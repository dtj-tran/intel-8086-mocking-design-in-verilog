==> flow/design.v <==
module InstructionPointer (
    input wire clk,
    input wire reset,
    input wire load_ip,                    
    output reg [15:0] instruction_pointer   
);
    initial begin
        instruction_pointer = 16'b0;
    end
    always @(posedge clk) begin
        if (reset) begin
            instruction_pointer <= 16'b0000_0000_0000_0000;
        end
        if (load_ip) begin
            instruction_pointer <= instruction_pointer + 1;  
        end
    end
endmodule
== Step by step through the tools: InstructionPointer ==
The steps from the RTL of InstructionPointer to its reports follow in flow order.
Line numbers count from 1 in the design file above.
Cell names lack the library's common part.
The mark - stands for no value.
Design
  top: InstructionPointer
  clock port: clk
  cell library: sky130hd
  timing corner: tt_025C_1v80

== Word-level counts ==
Source: Yosys, flattened and elaborated, memories not mapped. Widths are those after wreduce. Registers that Yosys merges into a memory's read port (data or address) are not register bits. Print and check cells do not count. Equal cells are merged and count once.
Bit counts
  register bits: 16
  input bits: 3
Operators by class
  $add $sub $neg: 1
  multiplexer cells: 2
  reductions and logical operators: 1
Operators with widths (number)
  16-bit 2-to-1 mux: 2
  16-bit by 1-bit adder with 16-bit output with constant B: 1
  2-bit nonzero test: 1

== Longest topological paths ==
Depth = most cells in a row (Yosys ltp): at word level without a register or memory, in the mapped netlist without a sequential cell, where the memories' decode and read muxes count.
Depth
  word-level depth: 2
  ABC_AREA: 0
  mapped depth: 5
  mapped depth without buffers: 5

== Netlist ==
The flow's flattened synthesis, as Yosys stat reports it; memories are mapped. The netlist is that of the ABC_AREA named above (0 if unset); the other value can give another one.
Cells by type
  edfxtp_1: number 16, area in all 480.461 um^2
  and2_1: number 12, area in all 75.072 um^2
  xor2_1: number 7, area in all 61.309 um^2
  xnor2_1: number 4, area in all 35.034 um^2
  nand3_1: number 5, area in all 25.024 um^2
  nand4_2: number 2, area in all 25.024 um^2
  nor4_2: number 2, area in all 25.024 um^2
  nor4_4: number 1, area in all 21.27 um^2
  mux2i_1: number 2, area in all 20.019 um^2
  nand3_4: number 1, area in all 17.517 um^2
  inv_1: number 4, area in all 15.014 um^2
  nand2_1: number 4, area in all 15.014 um^2
  nor4b_2: number 1, area in all 15.014 um^2
  ha_1: number 1, area in all 12.512 um^2
  nand2b_1: number 2, area in all 12.512 um^2
  nor3_1: number 2, area in all 10.01 um^2
  a21boi_1: number 1, area in all 7.507 um^2
  nor2_1: number 2, area in all 7.507 um^2
Other cell types: 6; their cells: 6.
Mapped netlist
  cells in the netlist: 75
  chip area (Yosys): 914.6 um^2
  mapped flip-flops: 16

== Timing after synthesis ==
OpenSTA on the mapped netlist: ideal clock, no wires. The path of least setup slack (recovery checks aside). Input and output delay are each 20% of the period. Register names are those of the netlist, which keeps one name where synthesis merged equal registers.
Timing path after synthesis
  kind: register to register
  from: register instruction_pointer[0]
  to: register instruction_pointer[14]
  clock period: 2.1 ns
  time at the first pin: 0.000 ns
  data arrival time: 1.384 ns
  data required time: 1.845 ns
  path slack: 0.461 ns
  delay of the path: 1.639 ns
  stages on the path: 6
  buffers on the path: 0
  period reached after synthesis: 1.639 ns
"delay of the path" is the arrival time less input delay plus setup time.
"stages on the path": output pins that drive a net of the path, with the launching flip-flop's if there is one; two outputs of one cell count as two.
"period reached after synthesis" is the clock period less the worst setup slack; recovery checks do not enter. This is arithmetic on one report: input and output delays are still those of the set period (20% each).
The rows between start and end are the longest chain of elaborated cells between them; the timing report does not say that the signal goes this way. Where chains are equally long, one stands for them.
A line is the first line of the expression or statement that the cell stems from. Yosys adds cells for indexed reads and writes and turns some case tables into memories.
Between the ends, after synthesis
  cells stage by stage: edfxtp_1 ha_1 nand4_2 nor4b_2 xor2_1 and2_1
  length of the longest elaborated chain: 2
RTL lines, path after synthesis
  start: declaration: RTL line 5  | output reg [15:0] instruction_pointer
  start: assignment: RTL line 12  | instruction_pointer <= 16'b0000_0000_0000_0000;
  start: assignment: RTL line 15  | instruction_pointer <= instruction_pointer + 1;
  16-bit by 1-bit adder with 16-bit output: RTL line 15
  16-bit 2-to-1 mux: RTL line 14  | if (load_ip) begin
  end: assignment: RTL line 12
  end: assignment: RTL line 15
  end: declaration: RTL line 5

== Path in the finished layout ==
Path of least setup slack in the final report of job 1 (OpenROAD, finished layout, wires in). Where an end is a register, its clock arrival counts in the times.
Timing path after layout
  kind: register to output
  from: register instruction_pointer[1]
  to: output instruction_pointer[1]
  clock period: 1.64 ns
  output delay: 0.33 ns
  time at the first pin: 0.27 ns
  data arrival time: 1.31 ns
  data required time: 1.31 ns
  path slack: 0.01 ns
  stages on the path: 3
  buffers on the path: 2
Between the ends, after layout
  cells stage by stage: edfxtp_1 buf_4 clkdlybuf4s50_1
  length of the longest elaborated chain: 0
RTL lines, path after layout
  start: declaration: RTL line 5  | output reg [15:0] instruction_pointer
  start: assignment: RTL line 12  | instruction_pointer <= 16'b0000_0000_0000_0000;
  start: assignment: RTL line 15  | instruction_pointer <= instruction_pointer + 1;
  end: declaration: RTL line 5

Ticket comment

Measured results for InstructionPointer: 2 stored runs of the Yosys and OpenROAD flow on sky130hd. The settings differ; the order carries no meaning. The constraints put input and output delay at 20% of the set period each and load the outputs with 0.01 pF.
"achieved clock period (ns)" means the clock period less the worst setup slack. The figure is calculated, with input and output delays left at 20% of the set period.

settings of job 1
{
  "period_ns": 1.64,
  "SETUP_SLACK_MARGIN": -0.06,
  "CAP_MARGIN": 20,
  "CORE_MARGIN": 2,
  "CORE_UTILIZATION": 40,
  "SLEW_MARGIN": 20
}
report of job 1
yosys chip area after synthesis (um^2): 914.6
finish__design__die__area: 2685.3
finish__design__instance__area__stdcell: 1238.7
finish__design__instance__utilization: 0.5654
finish__timing__setup__ws: 0.006
finish__timing__hold__ws: 0.687
achieved clock period (ns): 1.634

settings of job 2
{
  "period_ns": 2.05,
  "CORE_UTILIZATION": 69,
  "CTS_CLUSTER_SIZE": 11,
  "SLEW_MARGIN": 0,
  "MIN_ROUTING_LAYER": "met2",
  "MAX_ROUTING_LAYER": "met4",
  "CAP_MARGIN": 20,
  "CORE_MARGIN": 2
}
report of job 2
yosys chip area after synthesis (um^2): 914.6
finish__design__die__area: 1633.0
finish__design__instance__area__stdcell: 1139.8
finish__design__instance__utilization: 0.8984
finish__timing__setup__ws: 0.256
finish__timing__hold__ws: 0.671
achieved clock period (ns): 1.794
